==> flow/design.v <==
`timescale 1ns/100ps
module bcd_encoder 
    #(parameter BINARY_LEN = 9,             
      parameter BCD_DIGITS = 3,             
      parameter BCD_LEN  = BCD_DIGITS * 4)  
    (CLK, RST_n, I_CONV, I_BIN,
     O_BUSY, O_BCD);
    localparam SCRATCH_LEN = BINARY_LEN + BCD_LEN;  
    input wire                  CLK;     
    input wire                  RST_n;   
    input wire                  I_CONV;  
    input wire [BINARY_LEN-1:0] I_BIN;   
    output wire               O_BUSY;  
    output wire [BCD_LEN-1:0] O_BCD;   
    logic [$clog2(BINARY_LEN)-1:0] scnt;     
    logic [SCRATCH_LEN-1:0]        scratch;  
    logic [BCD_LEN-1:0]            bcd;
    logic [BCD_LEN-1:0]            bcd_carry; 
    logic                          running;
    logic                          cr_i_conv;
    logic                          pr_i_conv;
    logic                          rs_i_conv;
    assign bcd = scratch[SCRATCH_LEN-1:SCRATCH_LEN-BCD_LEN];
    assign rs_i_conv = cr_i_conv & !pr_i_conv;
    genvar i;
    generate
        for (i = 0; i < BCD_DIGITS; i ++)
          begin : bcd_carry_adders
              assign bcd_carry[i*4+3:i*4] = bcd[i*4+3:i*4] + ((bcd[i*4+3:i*4] < 5) ? 0 : 3);
          end
    endgenerate
    always_ff @(posedge CLK or negedge RST_n)
      if (!RST_n) begin
        scratch <= '0;
        scnt <= '0;
        running <= '0;
        cr_i_conv <= '0;
        pr_i_conv <= '0;
      end
      else begin
        cr_i_conv <= I_CONV;
        pr_i_conv <= cr_i_conv;
        if (running) begin
            if (scnt == '0) begin
                running <= '0;
            end
            else begin
                scratch <= {bcd_carry[BCD_LEN-2:0], scratch[BINARY_LEN-1:0], 1'b0};
                scnt <= scnt - 1'b1;
            end
        end
        else begin
            if (rs_i_conv) begin
                scratch[BINARY_LEN-1:0] <= I_BIN;
                scratch[SCRATCH_LEN-1:SCRATCH_LEN-BCD_LEN] <= '0;
                scnt <= BINARY_LEN;
                running <= '1;
            end
        end             
      end
    assign O_BUSY = running;
    assign O_BCD = bcd;
endmodule
module clk_div                  
    #(parameter CCL_SZ = 2941)  
    (CLK, RST_n, 
     O_ST);
    localparam CNT_CCL_SZ = $clog2(CCL_SZ);  
    input wire CLK;    
    input wire RST_n;  
    output reg O_ST;   
    reg [CNT_CCL_SZ-1:0] cnt_clk;  
    always @(posedge CLK or negedge RST_n) begin
      if (!RST_n)
        begin
          cnt_clk <= {CNT_CCL_SZ{1'b0}};
          O_ST    <= 1'b0;
        end
      else 
        begin
          if (cnt_clk == CCL_SZ - 1'b1)
            begin
              cnt_clk <= {CNT_CCL_SZ{1'b0}};
              O_ST    <= 1'b1;
            end
          else 
            begin
              cnt_clk <= cnt_clk + 1'b1;
              O_ST    <= 1'b0;
            end
        end
    end
endmodule
module dynamic_indication
    #(parameter BCD_DIGITS = 3,   
      parameter BCD_LEN    = 12,  
      parameter SSEG       = 7,   
      parameter NUM_LEN    = 4)   
    (CLK, RST_n, I_ST, I_BCD, I_BUSY,
     O_MUX_HEX, O_HEX);
    localparam CNT_I_ST_SZ = $clog2(BCD_DIGITS);  
    input wire               CLK;     
    input wire               RST_n;   
    input wire               I_ST;    
    input wire [BCD_LEN-1:0] I_BCD;   
    input wire               I_BUSY;  
     output reg [BCD_DIGITS-1:0] O_MUX_HEX;  
     output reg [SSEG-1:0]       O_HEX;      
    reg [CNT_I_ST_SZ-1:0]  cnt_i_st;     
    wire [CNT_I_ST_SZ-1:0] nx_cnt_i_st;  
    reg [BCD_DIGITS-1:0]   nx_mux_hex;   
    reg [NUM_LEN-1:0]      nx_to_hex;    
    wire [SSEG-1:0]        nx_o_hex;     
    reg [BCD_LEN-1:0]      bcd;          
    reg                    cr_i_busy;    
    reg                    pr_i_busy;    
    wire                   ld_bcd;       
    wire                   en_di;        
    wire [NUM_LEN-1:0]     no_signal;    
    assign no_signal = {NUM_LEN{1'b1}};              
    assign ld_bcd = ~cr_i_busy & pr_i_busy;          
    assign en_di = I_ST & (bcd != {BCD_LEN{1'b0}});  
    assign nx_cnt_i_st = (cnt_i_st != BCD_DIGITS - 1'b1) ? cnt_i_st + 1'b1 : {CNT_I_ST_SZ{1'b0}};
    assign nx_o_hex = sseg(nx_to_hex);
    always @(*) begin
      begin
        case (cnt_i_st)
           2'b00   : begin 
                       nx_mux_hex = 3'b011;               
                       nx_to_hex = bcd[11:8]; 
                     end
           2'b01   : begin 
                       nx_mux_hex = 3'b101;
                       nx_to_hex = bcd[7:4];  
                     end
           2'b10   : begin 
                       nx_mux_hex = 3'b110;
                       nx_to_hex = bcd[3:0];  
                     end
           default : begin 
                       nx_mux_hex = {BCD_DIGITS{1'b1}}; 
                       nx_to_hex = no_signal; 
                     end
        endcase         
      end
    end    
    always @(posedge CLK or negedge RST_n) begin
      if (!RST_n)
        begin
          cr_i_busy <= 1'b0;
          pr_i_busy <= 1'b0;            
          cnt_i_st  <= {CNT_I_ST_SZ{1'b0}};
          O_MUX_HEX <= {BCD_DIGITS{1'b0}};
          O_HEX     <= {SSEG{1'b0}};
          bcd       <= {BCD_LEN{1'b0}};          
        end
      else 
        begin
          cr_i_busy <= I_BUSY;
          pr_i_busy <= cr_i_busy;  
          if (en_di)
            begin
              cnt_i_st  <= nx_cnt_i_st;
              O_MUX_HEX <= nx_mux_hex;
              O_HEX     <= nx_o_hex;
            end
          if (ld_bcd)
            bcd <= I_BCD;  
        end
    end
    function [SSEG-1:0] sseg (input [NUM_LEN-1:0] num);
      case (num)
         4'd0    : sseg = 7'b0111111;
         4'd1    : sseg = 7'b0000110;
         4'd2    : sseg = 7'b1011011;
         4'd3    : sseg = 7'b1001111;
         4'd4    : sseg = 7'b1100110;
         4'd5    : sseg = 7'b1101101;
         4'd6    : sseg = 7'b1111101;
         4'd7    : sseg = 7'b0000111;
         4'd8    : sseg = 7'b1111111;
         4'd9    : sseg = 7'b1101111;
         4'hF    : sseg = 7'b0000000;   
         default : sseg = 7'b0000000;
      endcase
    endfunction
endmodule
module hc_sr04_fsm
    #(parameter MAX_RANGE  = 400,            
      parameter DST_SZ = $clog2(MAX_RANGE))  
    (CLK, RST_n, I_EN, I_ST, I_ECHO, 
     O_DST, O_CONV, O_TRIG, O_FL);
    localparam CCL_TIME    = 1020;               
    localparam CNT_CCL_TIME = $clog2(CCL_TIME);  
    localparam ST_SZ      = 6;          
    localparam IDLE       = 6'b000001;  
    localparam TRIG       = 6'b000010;  
    localparam WT_ECHO    = 6'b000100;  
    localparam CNT_ECHO   = 6'b001000;  
    localparam CONV       = 6'b010000;  
    localparam WT_END_CCL = 6'b100000;  
    input wire CLK;     
    input wire RST_n;   
    input wire I_EN;    
    input wire I_ST;    
    input wire I_ECHO;  
    output reg [DST_SZ-1:0] O_DST;   
    output reg              O_CONV;  
    output reg              O_TRIG;  
    output reg              O_FL;    
    reg [ST_SZ-1:0]        st;           
    reg [ST_SZ-1:0]        nx_st;        
    reg [CNT_CCL_TIME-1:0] cnt_i_st;     
    reg [CNT_CCL_TIME-1:0] nx_cnt_i_st;  
    reg                    echo_d0;      
    reg                    echo_sync;    
    reg [DST_SZ-1:0]       cnt_echo;     
    reg [DST_SZ-1:0]       nx_cnt_echo;  
    reg                    nx_o_trig;    
    reg [DST_SZ-1:0]       nx_o_dst;     
    reg                    nx_o_conv;    
    reg                    nx_o_fl;      
    always @(*) begin
      nx_st = st;
      nx_cnt_i_st = cnt_i_st;
      nx_o_trig = O_TRIG;
      nx_cnt_echo = cnt_echo;
      nx_o_conv = O_CONV;
      nx_o_dst = O_DST;
      nx_o_fl = O_FL;
      if (I_ST)
        begin
          case (st)
             IDLE       : begin
                            if (I_EN)
                              begin
                                nx_o_trig = 1'b1;
                                nx_o_fl = 1'b1;
                                nx_st = TRIG;
                              end
                          end
             TRIG       : begin
                            nx_cnt_i_st = cnt_i_st + 1'b1;
                            nx_o_trig = 1'b0;
                            nx_st = WT_ECHO;    
                          end
             WT_ECHO    : begin
                            nx_cnt_i_st = cnt_i_st + 1'b1;
                            if (echo_sync) 
                              nx_st = CNT_ECHO;
                          end
             CNT_ECHO   : begin 
                            nx_cnt_i_st = cnt_i_st + 1'b1;
                            nx_cnt_echo = cnt_echo + 1'b1;
                            if (!echo_sync)
                              begin
                                nx_cnt_echo = {DST_SZ{1'b0}};
                                nx_o_conv = 1'b1;
                                nx_o_dst = cnt_echo + 1'b1;
                                nx_st = CONV;
                              end
                          end
             CONV       : begin
                            nx_cnt_i_st = cnt_i_st + 1'b1;
                            nx_o_conv = 1'b0;
                            nx_st = WT_END_CCL;
                          end
             WT_END_CCL : begin
                            nx_cnt_i_st = cnt_i_st + 1'b1;
                            if (cnt_i_st == CCL_TIME - 1'b1) 
                              begin 
                                nx_cnt_i_st = {CNT_CCL_TIME{1'b0}};
                                nx_o_fl = 1'b0;
                                nx_st = IDLE; 
                              end
                          end
             default    : begin
                            nx_st = IDLE; 
                            nx_cnt_i_st = {CNT_CCL_TIME{1'b0}};
                            nx_o_trig = 1'b0;
                            nx_cnt_echo = {DST_SZ{1'b0}};
                            nx_o_conv = 1'b0;
                            nx_o_dst = {DST_SZ{1'b0}};
                            nx_o_fl = 1'b0;
                          end       
          endcase
        end
    end
    always @(posedge CLK or negedge RST_n) begin
      if (!RST_n)
        begin
          st        <= IDLE;
          cnt_i_st  <= {CNT_CCL_TIME{1'b0}};
          O_TRIG    <= 1'b0;
          cnt_echo  <= {DST_SZ{1'b0}};
          O_CONV    <= 1'b0;
          O_DST     <= {DST_SZ{1'b0}};
          echo_d0   <= 1'b0;
          echo_sync <= 1'b0;
          O_FL      <= 1'b0;
        end
      else
        begin
          st        <= nx_st;
          cnt_i_st  <= nx_cnt_i_st;
          O_TRIG    <= nx_o_trig;
          cnt_echo  <= nx_cnt_echo;
          O_CONV    <= nx_o_conv;
          O_DST     <= nx_o_dst;
          O_FL      <= nx_o_fl;
          if (I_ST)
            begin
              echo_d0   <= I_ECHO;
              echo_sync <= echo_d0;
            end
        end
    end
endmodule
module top_hc_sr04
    #(parameter BCD_DIGITS = 3,  
      parameter SSEG       = 7)  
    (CLK, RST_n, I_EN, I_ECHO,
     O_TRIG, O_MUX_HEX, O_HEX, O_FL);
    localparam MAX_RANGE = 400;                   
    localparam CCL_SZ    = 2941;                  
    localparam DST_SZ    = $clog2(MAX_RANGE);     
    localparam NUM_LEN   = 4;                     
    localparam BCD_LEN   = BCD_DIGITS * NUM_LEN;  
    input wire CLK;     
    input wire RST_n;   
    input wire I_EN;    
    input wire I_ECHO;  
    output wire                  O_TRIG;     
    output wire [BCD_DIGITS-1:0] O_MUX_HEX;  
    output wire [SSEG-1:0]       O_HEX;      
    output wire                  O_FL;       
    wire               en;       
    wire               strobe;   
    wire               conv;     
    wire [DST_SZ-1:0]  dst;      
    wire               busy;     
    wire [BCD_LEN-1:0] bcd_dst;  
    assign en = ~I_EN;
    clk_div 
        #(
         .CCL_SZ(CCL_SZ)
        )
    clk_div 
        (
         .CLK(CLK),
         .RST_n(RST_n),
         .O_ST(strobe)
        );
    hc_sr04_fsm 
        #(
         .MAX_RANGE(MAX_RANGE),
         .DST_SZ(DST_SZ)
        )
    hc_sr04_fsm
        (
         .CLK(CLK),
         .RST_n(RST_n),
         .I_EN(en),
         .I_ST(strobe),
         .I_ECHO(I_ECHO),
         .O_DST(dst),
         .O_CONV(conv),
         .O_TRIG(O_TRIG),
         .O_FL(O_FL)
        );
    bcd_encoder 
        #(
         .BINARY_LEN(DST_SZ),
         .BCD_DIGITS(BCD_DIGITS),
         .BCD_LEN(BCD_LEN)
        )
    bcd_encoder 
        (   
         .CLK(CLK),
         .RST_n(RST_n),
         .I_CONV(conv),
         .I_BIN(dst),
         .O_BUSY(busy),
         .O_BCD(bcd_dst)
        );  
    dynamic_indication 
        #(
         .BCD_DIGITS(BCD_DIGITS),
         .BCD_LEN(BCD_LEN),
         .SSEG(SSEG),
         .NUM_LEN(NUM_LEN)
        )
    dynamic_indication
        (
         .CLK(CLK),
         .RST_n(RST_n),
         .I_ST(strobe),
         .I_BCD(bcd_dst),
         .I_BUSY(busy),
         .O_MUX_HEX(O_MUX_HEX),
         .O_HEX(O_HEX)    
        );
endmodule 
Tool chain data of top_hc_sr04
What the tools print for top_hc_sr04, step after step.
Line numbers count from 1 in the design file above.
Operators: Yosys type, input widths -> output width; for muxes data width and select width s.
Library cell names are shortened.
{ "design": {"design": "top_hc_sr04", "clk_port": "CLK", "library": "sky130hd", "corner": "tt_025C_1v80"} }

After elaboration
Counts by Yosys on the flattened word-level netlist (proc, flatten, opt, wreduce; memories kept). Register bits leave out memories and registers merged into their read ports (data or address). Print and check cells are left out. Cells with the same type and inputs are merged into one.
Memory sizes are those after Yosys's memory passes, which may raise the word count (mostly to a power of two), join words into wider ones and drop unused or constant bits.
{ "bits": {"regBits": 99, "latchBits": 0, "ram_bits": 0, "romBits": 112, "clocked_rd_ports_x_width": 7, "memories": 1, "input_bits": 4, "out_inout_bits": 12, "word_cells": 113} }
{ "op_classes": {"addsub": 8, "mul": 0, "div": 0, "cmp": 3, "n_eq": 16, "shift": 0, "mux": 37, "n_logic": 9, "reduce_logical": 18} }
{ "memory_table": {"columns": ["memory", "words", "word_bits", "rd", "wr", "line", "rtl"], "rows": [
  ["(name not given)", 16, 7, 1, 0, 172, "case (num)"]
]} }
{ "op_table": {"columns": ["op", "n"], "rows": [
  ["$mux 12", 4],
  ["$mux 9", 5],
  ["$pmux 6 s6", 1],
  ["$pmux 9 s2", 2],
  ["$pmux 10 s3", 1],
  ["$mux 6", 4],
  ["$add 12x1->12 const B", 1],
  ["$eq 12x12->1 const B", 1],
  ["$reduce_bool 12->1", 1],
  ["$lt 4x3->1 const B", 3],
  ["$reduce_or 4->1", 3],
  ["$pmux 4 s3", 1],
  ["$mux 4", 3],
  ["$add 10x1->10 const B", 1],
  ["$eq 10x10->1 const B", 1],
  ["$mux 10", 1],
  ["$reduce_and 3->1", 3],
  ["$add 9x1->9 const B", 1],
  ["$pmux 3 s3", 1],
  ["$ne 2x2->1 const B", 4],
  ["$add 4x4->4", 2],
  ["$mux 2", 4],
  ["$mux 1", 7],
  ["$not 1->1", 6],
  ["$reduce_and 2->1", 3],
  ["$eq 6x1->1 const B", 1],
  ["$eq 6x2->1 const B", 1],
  ["$eq 6x3->1 const B", 1]
]} }
Other operator kinds: 19; their cells: 24.

Longest topological paths
Yosys ltp: most cells in a row. Word level: on the elaborated netlist, between registers, memories and ports. Mapped: between sequential cells and ports; inverters and the memories' decode and read muxes count.
{ "logic_depth": {"word_depth": 5, "ABC_AREA": 0, "mapped_depth": 9, "ltp_nobuf": 8} }

Netlist
Source: synth_stat.txt of the flow (Yosys; design flattened, memories mapped). It holds for the ABC_AREA given above (unset counts as 0); a run with the other value may have another netlist.
{ "by_type": {"columns": ["cell", "n", "type_area_um2"], "rows": [
  ["dfrtp_1", 105, 2627.52],
  ["o21ai_0", 52, 260.25],
  ["nand2_1", 56, 210.202],
  ["ha_1", 15, 187.68],
  ["mux2_2", 15, 168.912],
  ["nor2_1", 40, 150.144],
  ["nand3_1", 27, 135.13],
  ["xnor2_1", 15, 131.376],
  ["xor2_1", 13, 113.859],
  ["a21oi_1", 18, 90.086],
  ["mux2i_1", 9, 90.086],
  ["a22o_1", 10, 87.584],
  ["inv_1", 20, 75.072],
  ["fa_1", 3, 60.058],
  ["nand2b_1", 9, 56.304],
  ["o22a_1", 6, 52.55],
  ["mux2_4", 3, 45.043],
  ["clkbuf_1", 11, 41.29]
]} }
Other cell types: 36; their cells: 70.
{ "synth_totals": {"cells": 497, "yosys_area_um2": 5152.4, "seqArea_um2": 2653.8, "flip_flops": 106, "buffers": 20} }
By module: a second synthesis without flattening, with its own total; a netlist apart from the flattened one above.
{ "hier_totals": {"cells_unflattened": 494, "hier_area_um2": 5385.2} }
Rows give one instance, submodules left out.
{ "by_module": {"columns": ["mod", "n_inst", "cells", "area_um2", "seq_area_um2"], "rows": [
  ["hc_sr04_fsm", 1, 197, 1909.3, 977.2],
  ["bcd_encoder", 1, 127, 1544.0, 700.7],
  ["dynamic_indication", 1, 107, 1300.0, 650.6],
  ["clk_div #(CCL_SZ=2941)", 1, 62, 628.1, 325.3],
  ["top_hc_sr04", 1, 1, 3.8, 0.0]
]} }

Timing after synthesis
Source: OpenSTA report_checks on the synthesized netlist (no wires, ideal clock, input and output delay 20% of the period each), path of least setup slack; recovery checks are left aside. Register names are those of the netlist, which keeps one name where synthesis merged equal registers.
{ "synth_timing": {"path_kind": "flip-flop to flip-flop", "startpoint": "reg dynamic_indication.cnt_i_st[0]", "endpoint": "reg dynamic_indication.O_HEX[4]", "tclk_ns": 1.9, "setup_ns": 0.081, "t_first_pin_ns": 0.000, "arrival_ns": 1.705, "required_ns": 1.819, "setup_slack_ns": 0.114, "path_delay_ns": 1.786, "driving_pins": 9, "n_path_buf": 1, "synth_period_reached_ns": 1.786} }
"path_delay_ns" is the arrival time less input delay plus setup time.
"driving_pins" counts driving pins, that of a launching flip-flop among them; a cell with two outputs on the path counts twice.
"synth_period_reached_ns" = period - worst setup slack (recovery checks aside). The figure is calculated, with input and output delays left at 20% of the set period.
Between the ends stands the longest chain of elaborated cells between them, by number of cells; it is not shown to be the way that was timed. Of several equally long chains one is given.
A line is the first line of the expression or statement that the cell stems from. Yosys adds cells for indexed reads and writes and turns some case tables into memories.
{ "synth_via": {"cell_sequence": "dfrtp_1 > buf_6 > mux2_2 > o22a_1 > inv_1 > ha_1 > nor2_2 > a211o_1 > a31oi_2", "elab_chain_len": 2, "cells_between": 4, "lines_between": 1, "cone_classes": "2 x eq/ne; 1 x mux; 1 x reduce/logical"} }
{ "synth_lines": {"columns": ["item", "line", "rtl"], "rows": [
  ["from (decl)", 109, "reg [CNT_I_ST_SZ-1:0]  cnt_i_st;"],
  ["from (assign)", 152, "cnt_i_st  <= {CNT_I_ST_SZ{1'b0}};"],
  ["from (assign)", 163, "cnt_i_st  <= nx_cnt_i_st;"],
  ["$eq 2x2->1", 127, "case (cnt_i_st)"],
  ["$pmux 4 s3", 127, null],
  ["to (decl)", 108, "output reg [SSEG-1:0]       O_HEX;"]
]} }

Path in the finished layout
Path of least setup slack in the final report of stored run 1 (OpenROAD, finished layout, wires in). Where an end is a register, its clock arrival counts in the times.
{ "layout_timing": {"path_kind": "flip-flop to flip-flop", "startpoint": "reg bcd_encoder.scnt[0]", "endpoint": "reg bcd_encoder.scnt[0]", "tclk_ns": 2.29, "setup_ns": 0.13, "t_first_pin_ns": 0.35, "arrival_ns": 2.27, "required_ns": 2.51, "setup_slack_ns": 0.25, "driving_pins": 9, "n_path_buf": 0} }
Between the ends stands the longest chain of elaborated cells between them, by number of cells; it is not shown to be the way that was timed. Of several equally long chains one is given.
At most two assigning lines are given for a register; there are more.
{ "layout_via": {"cell_sequence": "dfrtp_1 > inv_1 > ha_1 > inv_1 > o31a_1 > nor2_2 > inv_1 > nor2_1 > a21oi_1", "elab_chain_len": 3, "cells_between": 6, "lines_between": 3, "cone_classes": "1 x add/sub; 1 x eq/ne; 2 x mux; 2 x reduce/logical"} }
{ "layout_lines": {"columns": ["item", "line", "rtl"], "rows": [
  ["from (decl)", 15, "logic [$clog2(BINARY_LEN)-1:0] scnt;"],
  ["from (assign)", 35, "scnt <= '0;"],
  ["from (assign)", 49, "scnt <= scnt - 1'b1;"],
  ["$sub 4x1->4", 49, null],
  ["$mux 4", 44, "if (scnt == '0) begin"],
  ["$mux 4", 43, "if (running) begin"],
  ["to (assign)", 35, null],
  ["to (assign)", 49, null],
  ["to (decl)", 15, null]
]} }

Wiki page: top_hc_sr04 / flow data

2 stored runs of top_hc_sr04 in the flow (synthesis by Yosys, layout by OpenROAD, sky130hd cells), in arbitrary order. Constraints: input delay and output delay 20% of the set period each, output load 0.01 pF.
"worst setup path time (ns)" means the part of the period allowed to the worst setup path (the constraints hold back 20% at inputs and 20% at outputs) less its slack; where the path has registers, the arrival times of their clocks count too.

settings of stored run 1
{
  "period_ns": 2.29,
  "CORE_UTILIZATION": 34,
  "SETUP_SLACK_MARGIN": -0.02,
  "PLACE_DENSITY_LB_ADDON": 0.18,
  "HOLD_SLACK_MARGIN": -0.1,
  "CELL_PAD_IN_SITES_DETAIL_PLACEMENT": 1,
  "TNS_END_PERCENT": 25,
  "ABC_AREA": 0,
  "GPL_ROUTABILITY_DRIVEN": 1,
  "SLEW_MARGIN": 25,
  "CAP_MARGIN": 20,
  "CORE_MARGIN": 2
}
report of stored run 1
yosys chip area after synthesis (um^2): 5152.4
finish__design__die__area: 16154.4
finish__design__instance__area__stdcell: 5823.1
finish__design__instance__utilization: 0.3976
finish__timing__setup__ws: 0.247
finish__timing__setup__tns: 0.000
finish__timing__hold__ws: 0.070
worst setup path time (ns): 2.04
worst setup path kind: flip-flop to flip-flop

settings of stored run 2
{
  "period_ns": 3.24,
  "CORE_UTILIZATION": 33,
  "SETUP_SLACK_MARGIN": 0.09,
  "PLACE_DENSITY_LB_ADDON": 0.11,
  "CORE_MARGIN": 8,
  "CELL_PAD_IN_SITES_GLOBAL_PLACEMENT": 0,
  "CELL_PAD_IN_SITES_DETAIL_PLACEMENT": 1,
  "TNS_END_PERCENT": 90,
  "ABC_AREA": 1,
  "CTS_CLUSTER_DIAMETER": 62,
  "CAP_MARGIN": 10,
  "SLEW_MARGIN": 20,
  "MIN_ROUTING_LAYER": "met1"
}
report of stored run 2
yosys chip area after synthesis (um^2): 5187.5
finish__design__die__area: 19986.9
finish__design__instance__area__stdcell: 5895.6
finish__design__instance__utilization: 0.3780
finish__timing__setup__ws: 1.146
finish__timing__setup__tns: 0.000
finish__timing__hold__ws: 0.321
worst setup path time (ns): 2.09
worst setup path kind: flip-flop to flip-flop
